==> flow/design.v <==
`timescale  1ns/1ns
`timescale  1ns/1ns
`timescale  1ns/1ns
`timescale 1ns / 1ps
module Timer(
    input clk,
    input reset,
    input [31:2] Addr,
    input WE,
    input [31:0] Din,
    output [31:0] Dout,
    output IRQ
    );
	reg [1:0] state;
	reg [31:0] mem [2:0];
	reg _IRQ;
	assign IRQ = mem[0][3] & _IRQ;
	assign Dout = mem[Addr[3:2]];
	wire [31:0] load = Addr[3:2] == 0 ? {28'h0, Din[3:0]} : Din;
	integer i;
	always @(posedge clk) begin
		if(reset) begin
			state <= 0; 
			for(i = 0; i < 3; i = i+1) mem[i] <= 0;
			_IRQ <= 0;
		end
		else if(WE) begin
			mem[Addr[3:2]] <= load;
		end
		else begin
			case(state)
				2'b00 : if(mem[0][0]) begin
					state <= 2'b01;
					_IRQ <= 1'b0;
				end
				2'b01 : begin
					mem[2] <= mem[1];
					state <= 2'b10;
				end
				2'b10  : 
					if(mem[0][0]) begin
						if(mem[2] > 1) mem[2] <= mem[2]-1;
						else begin
							mem[2] <= 0;
							state <= 2'b11;
							_IRQ <= 1'b1;
						end
					end
					else state <= 2'b00;
				default : begin
					if(mem[0][2:1] == 2'b00) mem[0][0] <= 1'b0;
					else _IRQ <= 1'b0;
					state <= 2'b00;
				end
			endcase
		end
	end
endmodule
# Tool chain data of Timer

Tool output for the design above, in the order of the flow.
Lines are those of the file above, counted from 1.
Library cell names are shortened.
The mark n/a stands for no value.

Top module: Timer
Clock: clk
Cell library: sky130hd
Library corner: tt_025C_1v80

# Word level

Yosys after proc, flatten, opt, wreduce and memory -nomap, before mapping. Memory bits, and registers merged into a memory's read port (data or address), are not among the register bits. Print and check cells are not counted. Equal cells are merged and count once.
Yosys's memory passes give these memory sizes; they may raise the number of words (mostly to a power of two), join words into wider ones and drop unused or constant bits.

Add/sub/neg operators: 1
Magnitude comparators: 1
Equal/unequal tests: 7
Mux-type cells: 54
Bitwise operators: 5
Reduce/logical cells: 8

Operator list:

| kind                                           | count |
| 2-to-1 mux 32 bit                              | 19 |
| OR reduction 32 bit                            | 2 |
| subtractor 32 x 1 -> 32 bit with constant B    | 1 |
| > comparator 32 x 1 -> 1 bit with constant B   | 1 |
| 2-to-1 mux 1 bit                               | 25 |
| 2-to-1 mux 2 bit                               | 8 |
| inequality test 2 bit with constant B          | 3 |
| zero test 2 bit                                | 3 |
| AND reduction 6 bit                            | 1 |
| case mux 2 bit (select 3 bit)                  | 1 |
| inequality test 3 x 1 -> 1 bit with constant B | 1 |
| inequality test 3 bit with constant B          | 1 |
| AND reduction 3 bit                            | 1 |
| OR reduction 3 bit                             | 1 |
| case mux 1 bit (select 3 bit)                  | 1 |
| OR 1 bit                                       | 2 |
| NOT 1 bit                                      | 2 |
| == test 2 x 1 -> 1 bit with constant B         | 1 |
| == test 2 bit with constant B                  | 1 |
| AND 1 bit                                      | 1 |

Register bits: 3
Bits in writable memories: 128
Memories: 1
Bits of input ports: 65

Memories:

| memory | words | width | RTL line | RTL |
| mem    | 4     | 32    | 15       | `reg [31:0] mem [2:0];` |

# Logic depth

Yosys ltp: most cells in a row. Word level: on the elaborated netlist, between registers, memories and ports. Mapped: between sequential cells and ports; inverters and the memories' decode and read muxes count.

Depth in word-level cells: 11
ABC_AREA: 0
Depth in mapped cells: 9
Gate-level depth less buffers: 8

# Mapped cells and area

Source: synth_stat.txt of the flow (Yosys; design flattened, memories mapped). It holds for the ABC_AREA given above (unset counts as 0); a run with the other value may have another netlist.

Cell count: 552
Chip area (Yosys): 6,796.5 µm²
Flip-flops: 133
Buffers: 37

Cells by type:

| type     | count | area in all (µm²) |
| edfxtp_1 | 128   | 3.84E+03 |
| mux4_2   | 32    | 720.691 |
| nor2_1   | 81    | 304.042 |
| xor2_1   | 19    | 166.41 |
| nand2_1  | 43    | 161.405 |
| nand3_1  | 30    | 150.144 |
| nor3_1   | 24    | 120.115 |
| clkbuf_1 | 31    | 116.362 |
| a21oi_1  | 20    | 100.096 |
| dfxtp_1  | 5     | 100.096 |
| and2_1   | 14    | 87.584 |
| nor4_1   | 13    | 81.328 |
| a221oi_1 | 9     | 78.826 |
| and3_1   | 12    | 75.072 |
| xnor2_1  | 8     | 70.067 |
| nor4_2   | 4     | 50.048 |
| or4_1    | 6     | 45.043 |
| or3_1    | 6     | 37.536 |

Other cell types: 36; their cells: 67.

# Timing after synthesis

Source: OpenSTA report_checks on the synthesized netlist (no wires, ideal clock, input and output delay 20% of the period each), path of least setup slack; recovery checks are left aside. Register names are those of the netlist, which keeps one name where synthesis merged equal registers.

Path kind: in2reg
From: input port Addr[2]
To: memory mem[0][0]
Clock period: 5,390 ps
External input delay: 1,078 ps
Setup time: 302 ps
Arrival time: 4,408 ps
Slack: 680 ps
Path delay: 3,632 ps
Stages on the path: 5
Buffers on the path: 2
Synthesis period reached: 4,710 ps

"path delay" = arrival - input delay + setup time.
"stages on the path" counts driving pins, that of a launching flip-flop among them; a cell with two outputs on the path counts twice.
"synthesis period reached" = period - worst setup slack (recovery checks aside). The figure is calculated, with input and output delays left at 20% of the set period.
Between the ends stands the longest chain of elaborated cells between them, by number of cells; it is not shown to be the way that was timed. Of several equally long chains one is given.
Each line given opens the expression or statement behind the cell; cells for indexed reads and writes are added by Yosys, which also makes memories of some case tables.
The path ends at the enable pin of a flip-flop; only ways to that pin are counted.

Cells stage by stage: clkbuf_1 -> or2_2 -> clkbuf_1 -> o21ai_0 -> nand2b_1
Cells in the longest elaborated chain: 4

Ends and longest elaborated chain, post-synthesis:

| element                       | RTL line | RTL |
| start: declaration            | 8        | `input [31:2] Addr,` |
| 2-to-1 mux 2 bit              | 27       | `else if(WE) begin` |
| 2-to-1 mux 2 bit              | 22       | `if(reset) begin` |
| 2-to-1 mux 2 bit (2 in a row) | n/a      |  |
| end: declaration              | 15       | `reg [31:0] mem [2:0];` |

# Path in the finished layout

Path of least setup slack in the final report of flow run B (OpenROAD, finished layout, wires in). Where an end is a register, its clock arrival counts in the times.
The report prints the path's times to 10 ps; the period is as set.

Path kind: in2out
From: input port Addr[2]
To: output port Dout[15]
Clock period: 7,160 ps
External input delay: 1,430 ps
Output delay: 1,430 ps
Arrival time: 3,480 ps
Slack: 2,240 ps
Stages on the path: 4
Buffers on the path: 3

Between the ends stands the longest chain of elaborated cells between them, by number of cells; it is not shown to be the way that was timed. Of several equally long chains one is given.
A memory read counts as a cell of the chain, while the word-level depth stops at memories.

Cells stage by stage: buf_2 -> buf_4 -> mux4_2 -> clkdlybuf4s50_1
Cells in the longest elaborated chain: 1

Ends and longest elaborated chain, post-layout:

| element                  | RTL line | RTL |
| start: declaration       | 8        | `input [31:2] Addr,` |
| memory read (4 x 32 bit) | 15       | `reg [31:0] mem [2:0];` |
| end: declaration         | 11       | `output [31:0] Dout,` |

Ticket comment

Timer through Yosys and OpenROAD on sky130hd: 2 stored runs, unordered, with their settings and measured results. The constraints put input and output delay at 20% of the set period each and load the outputs with 0.01 pF.
By "achieved period" is meant the clock period of the run minus its worst setup slack. This is arithmetic on one report: input and output delays are still those of the set period (20% each).
"allowed time less slack (worst setup path)" means the part of the period allowed to the worst setup path (the constraints hold back 20% at inputs and 20% at outputs) less its slack; where the path has registers, the arrival times of their clocks count too.
"power consumption": no workload was simulated; the value follows from the tool's default switching activity.
"allowed time less slack (worst setup path)" is given in steps of 10 ps.
Among the settings, n/a means not set for that run.
Among the results, n/a means that no value is shown for the run.

| item                                            | flow run A | flow run B |
| period_ns                                       | 3.02       | 7.16       |
| CORE_UTILIZATION                                | 68         | 40         |
| SETUP_SLACK_MARGIN                              | -0.02      | n/a        |
| CORE_ASPECT_RATIO                               | 0.63       | n/a        |
| CELL_PAD_IN_SITES_DETAIL_PLACEMENT              | 1          | n/a        |
| TNS_END_PERCENT                                 | 75         | n/a        |
| ABC_AREA                                        | 1          | n/a        |
| GPL_TIMING_DRIVEN                               | 0          | n/a        |
| GPL_ROUTABILITY_DRIVEN                          | 1          | n/a        |
| CTS_CLUSTER_SIZE                                | 93         | n/a        |
| CTS_CLUSTER_DIAMETER                            | 56         | n/a        |
| MIN_ROUTING_LAYER                               | met1       | n/a        |
| CAP_MARGIN                                      | 20         | 20         |
| CORE_MARGIN                                     | 2          | 2          |
| SLEW_MARGIN                                     | 20         | 20         |
| area inside the die boundary (µm²)              | n/a        | 18,049.9   |
| allowed time less slack (worst setup path) (ps) | n/a        | 2,050      |
| worst path kind                                 | n/a        | in2out     |
| achieved period (ps)                            | n/a        | 4,916      |
| setup slack of the worst path (ps)              | n/a        | 2,244      |
| post-route setup TNS (ps)                       | n/a        | 0          |
| utilization of the finished layout (%)          | n/a        | 51.1       |
| power consumption (uW)                          | n/a        | 2,107      |
| lowest hold slack (ps)                          | n/a        | 477        |
| synthesis area (µm²)                            | n/a        | 6,796.5    |
| standard-cell area after routing (µm²)          | n/a        | 8,470.6    |

Flow run A: stopped before the end: placement reported DPL-0033
